==> flow/design.v <==
module byte_stream_adder #(
    parameter DATA_WIDTH = 8,
    parameter STREAM_LENGTH = 16
)(
    input  logic clock,
    input  logic reset,
    input  logic [DATA_WIDTH-1:0] a_data,
    input  logic a_valid,
    output logic a_ready,
    input  logic [DATA_WIDTH-1:0] b_data,
    input  logic b_valid,
    output logic b_ready,
    output logic [DATA_WIDTH:0] sum_data,   
    output logic sum_valid,
    input  logic sum_ready
);
    logic [$clog2(STREAM_LENGTH):0] byte_count;
    wire input_handshake = a_valid && b_valid && a_ready && b_ready;
    wire output_handshake = sum_valid && sum_ready;
    assign a_ready = !sum_valid || sum_ready;
    assign b_ready = a_ready;   
    always_ff @(posedge clock or posedge reset) begin
        if (reset) begin
            sum_data <= '0;
            sum_valid <= 1'b0;
            byte_count <= '0;
        end else begin
            if (output_handshake) begin
                sum_valid <= 1'b0;
            end
            if (input_handshake) begin
                sum_data <= a_data + b_data;
                sum_valid <= 1'b1;
                if (byte_count < STREAM_LENGTH) begin
                    byte_count <= byte_count + 1'b1;
                end
            end
        end
    end
endmodule
Step by step through the tools: byte_stream_adder:

Tool output for the design above, in the order of the flow.
Line numbers count from 1 in the design file above.
A cell with n/a has no value.

* top module: byte_stream_adder
* clock port: clock
* standard-cell library: sky130hd
* library corner: tt_025C_1v80

Word level:

Counts by Yosys on the flattened word-level netlist (proc, flatten, opt, wreduce; memories kept). Register bits leave out memories and registers merged into their read ports (data or address). Print and check cells are left out. Cells with the same type and inputs are merged into one.

* reduce/logical cells: 7
* $add $sub $neg: 1
* muxes and demuxes: 2

Operators by type and width (count)
* adder 8 x 8 -> 9 bit: 1
* logical AND 1 bit: 4
* nonzero test 2 bit: 1
* two-way mux 1 bit: 2
* logical OR 1 bit: 1
* logical NOT 1 bit: 1

* register bits after elaboration: 10
* cells after elaboration: 12
* input bits: 21
* output and inout bits: 12

Logic depth:

Depth = most cells in a row (Yosys ltp): at word level without a register or memory, in the mapped netlist without a sequential cell, where the memories' decode and read muxes count.

* word-level depth: 5
* ABC_AREA: 1
* mapped depth: 9
* gate-level depth less buffers: 9

Synthesis result:

Source: synth_stat.txt of the flow (Yosys; design flattened, memories mapped). It holds for the ABC_AREA given above (unset counts as 0); a run with the other value may have another netlist.
Totals and module areas in this step are rounded.

* flip-flop cells: 10
* area of sequential cells: 250 um^2
* mapped area: 740 um^2
* mapped cells: 99
* buffer cells: 1

Cells by type
* sky130_fd_sc_hd__dfrtp_1: count 10, area in all 250.24 um^2
* sky130_fd_sc_hd__nand2_1: count 39, area in all 146.39 um^2
* sky130_fd_sc_hd__ha_1: count 8, area in all 100.096 um^2
* sky130_fd_sc_hd__nand3_1: count 8, area in all 40.038 um^2
* sky130_fd_sc_hd__inv_1: count 10, area in all 37.536 um^2
* sky130_fd_sc_hd__a21oi_1: count 4, area in all 20.019 um^2
* sky130_fd_sc_hd__fa_1: count 1, area in all 20.019 um^2
* sky130_fd_sc_hd__nor2_1: count 5, area in all 18.768 um^2
* sky130_fd_sc_hd__or2_4: count 2, area in all 17.517 um^2
* sky130_fd_sc_hd__a21oi_4: count 1, area in all 16.266 um^2
* sky130_fd_sc_hd__nand3b_1: count 2, area in all 15.014 um^2
* sky130_fd_sc_hd__o21ai_1: count 3, area in all 15.014 um^2
* sky130_fd_sc_hd__nand3_2: count 1, area in all 10.01 um^2
* sky130_fd_sc_hd__a21oi_2: count 1, area in all 8.758 um^2
* sky130_fd_sc_hd__xnor2_1: count 1, area in all 8.758 um^2
* sky130_fd_sc_hd__buf_4: count 1, area in all 7.507 um^2
* sky130_fd_sc_hd__o21bai_1: count 1, area in all 7.507 um^2
* sky130_fd_sc_hd__inv_2: count 1, area in all 3.754 um^2

Timing after synthesis:

Path of least setup slack by OpenSTA after synthesis, without wires, with an ideal clock, recovery checks aside; 20% of the period is set as input and as output delay. Where synthesis merged equal registers, the netlist keeps one of their names.

* kind: input port to flip-flop
* start point: input a_data[0]
* end point: register sum_data[6]
* required time: 1942 ps
* setup time: 118 ps
* input delay: 412 ps
* stages: 8
* arrival time: 1409 ps
* path delay: 1115 ps
* time at the first pin: 412 ps
* buffers on the path: 0
* slack: 534 ps
* clock period: 2060 ps
* synthesis period reached: 1526 ps

"path delay" is the arrival time less input delay plus setup time.
"stages": output pins that drive a net of the path, with the launching flip-flop's if there is one; two outputs of one cell count as two.
"synthesis period reached" is the clock period less the worst setup slack; recovery checks do not enter. This is arithmetic on one report: input and output delays are still those of the set period (20% each).
The rows between start and end are the longest chain of elaborated cells between them; the timing report does not say that the signal goes this way. Where chains are equally long, one stands for them.
A line is the first line of the expression or statement that the cell stems from. Yosys adds cells for indexed reads and writes and turns some case tables into memories.

* cell sequence: sky130_fd_sc_hd__ha_1 sky130_fd_sc_hd__fa_1 sky130_fd_sc_hd__nand2_1 sky130_fd_sc_hd__nand2_1 sky130_fd_sc_hd__nand3_2 sky130_fd_sc_hd__nand3b_1 sky130_fd_sc_hd__nand3_1 sky130_fd_sc_hd__nand2_1
* cells in the longest elaborated chain: 1
* elaborated cells on any way between the ends: 1
* source lines of those cells: 1
* classes of those cells: 1 x add/sub

RTL lines, path post-synthesis
* start: declaration: RTL line 7 `input  logic [DATA_WIDTH-1:0] a_data,`
* adder 8 x 8 -> 9 bit: RTL line 32 `sum_data <= a_data + b_data;`
* end: assignment: RTL line 24 `sum_data <= '0;`
* end: assignment: RTL line 32
* end: declaration: RTL line 13 `output logic [DATA_WIDTH:0] sum_data,`

Timing after layout:

Path of least setup slack in the final report of flow run A (OpenROAD, finished layout, wires in). Where an end is a register, its clock arrival counts in the times.
The report prints the path's times to 10 ps; the period is as set.

* kind: input port to output port
* start point: input sum_ready
* end point: output a_ready
* slack: 1000 ps
* external output delay: 740 ps
* buffers on the path: 2
* required time: 2950 ps
* arrival time: 1950 ps
* clock period: 3690 ps
* time at the first pin: 740 ps
* stages: 4
* input delay: 740 ps

The rows between start and end are the longest chain of elaborated cells between them; the timing report does not say that the signal goes this way. Where chains are equally long, one stands for them.

* cell sequence: sky130_fd_sc_hd__clkdlybuf4s50_1 sky130_fd_sc_hd__inv_1 sky130_fd_sc_hd__nand2_1 sky130_fd_sc_hd__clkdlybuf4s50_1
* cells in the longest elaborated chain: 1
* elaborated cells on any way between the ends: 1
* source lines of those cells: 1
* classes of those cells: 1 x reduce/logical

RTL lines, path post-layout
* start: declaration: RTL line 15 `input  logic sum_ready`
* logical OR 1 bit: RTL line 20 `assign a_ready = !sum_valid || sum_ready;`
* end: declaration: RTL line 9 `output logic a_ready,`

Subject: flow runs of byte_stream_adder

Hi,

2 stored runs of byte_stream_adder in the flow (synthesis by Yosys, layout by OpenROAD, sky130hd cells), in arbitrary order. Constraints: input delay and output delay 20% of the set period each, output load 0.01 pF.
"clock period achieved": clock period set for the run, less the worst setup slack. It is reckoned from that one timing run; input and output delays stay at 20% of the period that was set.
"time on the worst setup path": the worst setup path's part of the clock period (all of it between registers, 20% less for each end at a port) less its slack. A launch clock that arrives late makes it longer, a capture clock that arrives late makes it shorter.
"time on the worst setup path" is known to 10 ps.
Measured values are rounded.

### Flow run A

Settings: `period_ns=3.69`, `CORE_UTILIZATION=37`, `PLACE_DENSITY=0.86`, `HOLD_SLACK_MARGIN=0.16`, `CORE_ASPECT_RATIO=0.58`, `CORE_MARGIN=8`, `CELL_PAD_IN_SITES_DETAIL_PLACEMENT=0`, `ABC_AREA=1`, `GPL_TIMING_DRIVEN=1`, `CTS_CLUSTER_DIAMETER=63`, `CAP_MARGIN=10`, `MIN_ROUTING_LAYER=met2`, `SLEW_MARGIN=20`

- Utilization in the final report: 59 %
- Worst setup slack after layout: 1000 ps
- Time on the worst setup path: 1210 ps
- Type of the worst setup path: input port to output port
- Cell area after synthesis: 740 um^2
- Die area: 3800 um^2
- Clock period achieved: 2689 ps
- Total negative setup slack: 0 ps

### Flow run B

Settings: `period_ns=3.29`, `CORE_UTILIZATION=62`, `SETUP_SLACK_MARGIN=0.19`, `CORE_ASPECT_RATIO=1.88`, `CELL_PAD_IN_SITES_DETAIL_PLACEMENT=2`, `TNS_END_PERCENT=50`, `ABC_AREA=0`, `SLEW_MARGIN=15`, `CAP_MARGIN=20`, `CORE_MARGIN=2`

No final report: floorplanning broke off with PDN-0185.

Regards
